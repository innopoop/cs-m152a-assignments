==> flow/design.v <==
`timescale 1ns / 1ps
module div_pow_2
	(
		input clk_in,
		input rst,
		output wire clk_div_2,
		output wire clk_div_4,
		output wire clk_div_8,
		output wire clk_div_16
	);
	reg [3:0] counter = 4'b0000;
	always@(posedge clk_in) begin
		if(rst) begin
			counter <= 4'b0000;
		end else begin
			counter <= counter + 1'b1;
		end
	end
	assign clk_div_2 = counter[0];
	assign clk_div_4 = counter[1];
	assign clk_div_8 = counter[2];
	assign clk_div_16 = counter[3];
endmodule
module div_32(
		input clk_in,
		input rst,
		output wire clk_div_32
	);
	reg [3:0] counter = 4'b0000;
	reg output_32 = 1'b0;
	always@(posedge clk_in) begin
		if(rst) begin
			output_32 <= 1'b0;
			counter <= 4'b0000;
		end else begin 
			if(counter == 4'b1111) begin
				output_32 <= ~output_32;
				counter <= 4'b0000;
			end
			counter <= counter + 1'b1;
		end
	end
	assign clk_div_32 = output_32;
endmodule
module div_26(
		input clk_in,
		input rst,
		output wire clk_div_26
	);
	reg [3:0] counter = 4'b0000;
	reg output_26 = 0;
	always@(posedge clk_in) begin
		if(rst) begin
			output_26 <= 0;
			counter <= 4'b0000;
		end else if(counter == 4'b1100) begin
			output_26 <= ~output_26;
			counter <= 0;
		end else begin
			counter <= counter + 1'b1;
		end
	end
	assign clk_div_26 = output_26;
endmodule
module div_3(
		input clk_in,
		input rst,
		output wire clk_div_3,
		output wire clk_pos,
		output wire clk_neg
	);
	reg [2:0] positive_counter = 3'b001;
	reg [2:0] negative_counter = 3'b001;
	always@(posedge clk_in) begin
		if(rst) begin
			positive_counter <= 3'b001;
		end else begin
			positive_counter <= {positive_counter[1:0],positive_counter[2]};
		end
	end
	always@(negedge clk_in) begin
		if(rst) begin
			negative_counter <= 3'b001;
		end else begin
			negative_counter <= {negative_counter[1:0],negative_counter[2]};
		end
	end
	assign clk_pos = positive_counter[2];
	assign clk_neg = negative_counter[2];
	assign clk_div_3 = ~rst && (clk_pos || clk_neg);
endmodule
module div_5(
		input clk_in,
		input rst,
		output wire clk_div_5
	);
	reg [4:0] positive_counter = 5'b00001;
	reg [4:0] negative_counter = 5'b00001;
	always@(posedge clk_in) begin
		if(rst) begin
			positive_counter <= 5'b0011;
		end else begin
			positive_counter <= {positive_counter[3:0], positive_counter[4]};
		end
	end
	always@(negedge clk_in) begin
		if(rst) begin
			negative_counter <= 5'b0011;
		end else begin
			negative_counter <= {negative_counter[3:0], negative_counter[4]};
		end
	end
	assign clk_div_5 = ~rst && (positive_counter[4] || negative_counter[4]);
endmodule
module div_200 (
		input clk_in,
		input rst,
		output wire clk_div
	);
	reg [7:0] counter = 0;
	reg output_200 = 0;
	always@(posedge clk_in) begin
		if(rst) begin
			counter <= 0;
		end else begin
			counter <= counter + 1'b1;
			if(counter == 99) begin
				counter <= 0;
			end
		end
	end
	always@(posedge clk_in) begin
		if(rst) begin
			output_200 <= 0;
		end
		if(counter == 0) begin
			output_200 <= ~output_200;
		end
	end
	assign clk_div = ~rst && output_200;
endmodule
module strobe(
		input clk_in,
		input rst,
		output reg [7:0] toggle_counter
	);
	reg [1:0] counter = 2'b00;
	always@(posedge clk_in) begin
		if(rst) begin
			counter <= 0;
		end else begin
			counter <= counter + 1'b1;
		end
	end
	always@(posedge clk_in)begin
		if(rst) begin
			toggle_counter <= 8'b0000_0000;
		end else if(counter == 2'b11) begin
			toggle_counter <= toggle_counter - 8'd5;
		end else begin
			toggle_counter <= toggle_counter + 8'd3;
		end
	end
endmodule
module clock_gen(
		 input clk_in,
		 input rst,
		 output wire clk_div_2,
		 output wire clk_div_4,
		 output wire clk_div_8,
		 output wire clk_div_16,
		 output wire clk_div_32,
		 output wire clk_div_26,
		 output wire clk_div_3,
		 output wire clk_pos,
		 output wire clk_neg,
		 output wire clk_div_5,
		 output wire clk_div,
		 output wire [7:0] toggle_counter
    );
	div_pow_2 task1(
		.clk_in(clk_in),
		.rst(rst),
		.clk_div_2(clk_div_2),
		.clk_div_4(clk_div_4),
		.clk_div_8(clk_div_8),
		.clk_div_16(clk_div_16)
	);
	div_32 task2(
		.clk_in(clk_in),
		.rst(rst),
		.clk_div_32(clk_div_32)
	);
	div_26 task3(
		.clk_in(clk_in),
		.rst(rst),
		.clk_div_26(clk_div_26)
	);
	div_3 task456(
		.clk_in(clk_in),
		.rst(rst),
		.clk_div_3(clk_div_3),
		.clk_pos(clk_pos),
		.clk_neg(clk_neg)
	);
	div_5 task7(
		.clk_in(clk_in),
		.rst(rst),
		.clk_div_5(clk_div_5)
	);
	div_200 task8(
		.clk_in(clk_in),
		.rst(rst),
		.clk_div(clk_div)
	);
	strobe task9(
		.clk_in(clk_in),
		.rst(rst),
		.toggle_counter(toggle_counter)
	);
endmodule
* From RTL to reports: clock_gen
What the tools print for clock_gen, step after step.
Line numbers count from 1 in the design file above.
Operators: Yosys type, input widths -> output width; for muxes data width and select width s.
Library cell names are shortened.
A cell with -- has no value.
- Top :: clock_gen
- Clock input :: clk_in
- Standard-cell library :: sky130hd
- Timing corner :: tt_025C_1v80

* Elaborated design
Counts by Yosys on the flattened word-level netlist (proc, flatten, opt, wreduce; memories kept). Register bits leave out memories and registers merged into their read ports (data or address). Print and check cells are left out. Cells with the same type and inputs are merged into one.
- Bits in registers :: 49
- Input port bits :: 2
- Output and inout port bits :: 19
- Cells after elaboration :: 40
- Add/subtract/negate cells :: 7
- Eq/ne operators :: 4
- Multiplexer cells :: 3
- Bitwise gates (word level) :: 4
- Reduce/logical cells :: 9
** Operator list (count)
- $add 4x1->4 const B :: 3
- $eq 4x4->1 const B :: 2
- $add 8x1->8 const B :: 1
- $add 8x2->8 const B :: 1
- $sub 8x3->8 const B :: 1
- $eq 8x7->1 const B :: 1
- $logic_not 8->1 :: 1
- $mux 8 :: 1
- $not 1->1 :: 4
- $reduce_or 2->1 :: 2
- $logic_and 1x1->1 :: 3
- $logic_or 1x1->1 :: 2
- $add 2x1->2 const B :: 1
- $eq 2x2->1 const B :: 1
- $reduce_bool 2->1 :: 1
- $mux 1 :: 2

* Longest topological paths
Yosys ltp: most cells in a row. Word level: on the elaborated netlist, between registers, memories and ports. Mapped: between sequential cells and ports; inverters and the memories' decode and read muxes count.
- Depth after elaboration :: 2
- ABC_AREA :: 0
- Gate-level depth with buffers :: 6
- Depth with buffers taken out :: 6

* Mapped cells and area
Yosys stat after the flow's synthesis: flattened, memories mapped to cells. It holds for the ABC_AREA given above (unset counts as 0); a run with the other value may have another netlist.
- Mapped cells :: 200
- Cell area after synthesis :: 0.0019206 mm^2
- Sequential area :: 0.000991 mm^2
- Mapped flip-flops :: 49
- Buffer cells :: 8
** Cells by type
- dfxtp_1 :: count 48, total area 960.922 um^2
- ha_1 :: count 10, total area 125.12 um^2
- nor2_1 :: count 28, total area 105.101 um^2
- nor2b_1 :: count 16, total area 100.096 um^2
- xor2_1 :: count 8, total area 70.067 um^2
- nand3_1 :: count 9, total area 45.043 um^2
- xnor2_1 :: count 5, total area 43.792 um^2
- a21oi_1 :: count 8, total area 40.038 um^2
- inv_1 :: count 10, total area 37.536 um^2
- or2_2 :: count 6, total area 37.536 um^2
- edfxtp_1 :: count 1, total area 30.029 um^2
- o21ai_0 :: count 6, total area 30.029 um^2
- nor4_1 :: count 4, total area 25.024 um^2
- clkbuf_1 :: count 6, total area 22.522 um^2
- nor3b_1 :: count 3, total area 22.522 um^2
- a211oi_1 :: count 2, total area 15.014 um^2
- nand2_1 :: count 4, total area 15.014 um^2
- nand3b_1 :: count 2, total area 15.014 um^2
Other cell types: 18; their cells: 24.
By module: a second synthesis without flattening, with its own total; a netlist apart from the flattened one above.
- Cells (unflattened synthesis) :: 204
- Area total of the unflattened synthesis :: 0.0020357 mm^2
Rows give one instance, submodules left out.
** By module
- strobe :: instances 1, cells 63, area 0.0005618 mm^2, seq. area 0.0002002 mm^2
- div_200 :: instances 1, cells 50, area 0.0004592 mm^2, seq. area 0.0001902 mm^2
- div_5 :: instances 1, cells 23, area 0.000289 mm^2, seq. area 0.0002002 mm^2
- div_26 :: instances 1, cells 23, area 0.000214 mm^2, seq. area 0.0001001 mm^2
- div_32 :: instances 1, cells 18, area 0.0001952 mm^2, seq. area 0.0001001 mm^2
- div_3 :: instances 1, cells 14, area 0.0001714 mm^2, seq. area 0.0001201 mm^2
- div_pow_2 :: instances 1, cells 13, area 0.0001451 mm^2, seq. area 0.0000801 mm^2
- clock_gen :: instances 1, cells 0, area 0 mm^2, seq. area 0 mm^2

Subject: flow runs of clock_gen

Hi,

Stored flow runs of clock_gen (2 of them; Yosys, OpenROAD, sky130hd). They differ in their settings and are not a sequence. Constraints: input delay and output delay 20% of the set period each, output load 0.01 pF.
"total power of the final layout": no workload was simulated; the value follows from the tool's default switching activity.

** Record 1
- Settings :: period_ns=4.14; CORE_UTILIZATION=29; SETUP_SLACK_MARGIN=0.62; PLACE_DENSITY=0.69; GPL_TIMING_DRIVEN=0; CTS_CLUSTER_SIZE=69; SLEW_MARGIN=25; MIN_ROUTING_LAYER=met1; CAP_MARGIN=20; CORE_MARGIN=2
- Mapped cell area after synthesis :: 0.0019206 mm^2
- Area inside the die boundary :: 0.0072897 mm^2
- Standard-cell area of the final layout :: 0.0023936 mm^2
- Utilization after routing :: 0.375
- Worst setup slack after layout :: 0.295 ns
- Post-route setup TNS :: 0.000 ns
- Worst-case hold slack :: 0.412 ns
- Total power of the final layout :: 0.001038 W

** Record 2
- Settings :: period_ns=1.97; CORE_UTILIZATION=53; PLACE_DENSITY_LB_ADDON=0.19; CTS_CLUSTER_SIZE=25; SLEW_MARGIN=35; MAX_ROUTING_LAYER=met5; CAP_MARGIN=20; CORE_MARGIN=2
- Mapped cell area after synthesis :: 0.0019206 mm^2
- Area inside the die boundary :: 0.004121 mm^2
- Standard-cell area of the final layout :: 0.0022997 mm^2
- Utilization after routing :: 0.673
- Worst setup slack after layout :: -0.400 ns
- Post-route setup TNS :: -1.174 ns
- Worst-case hold slack :: 0.409 ns
- Total power of the final layout :: 0.001944 W

Regards
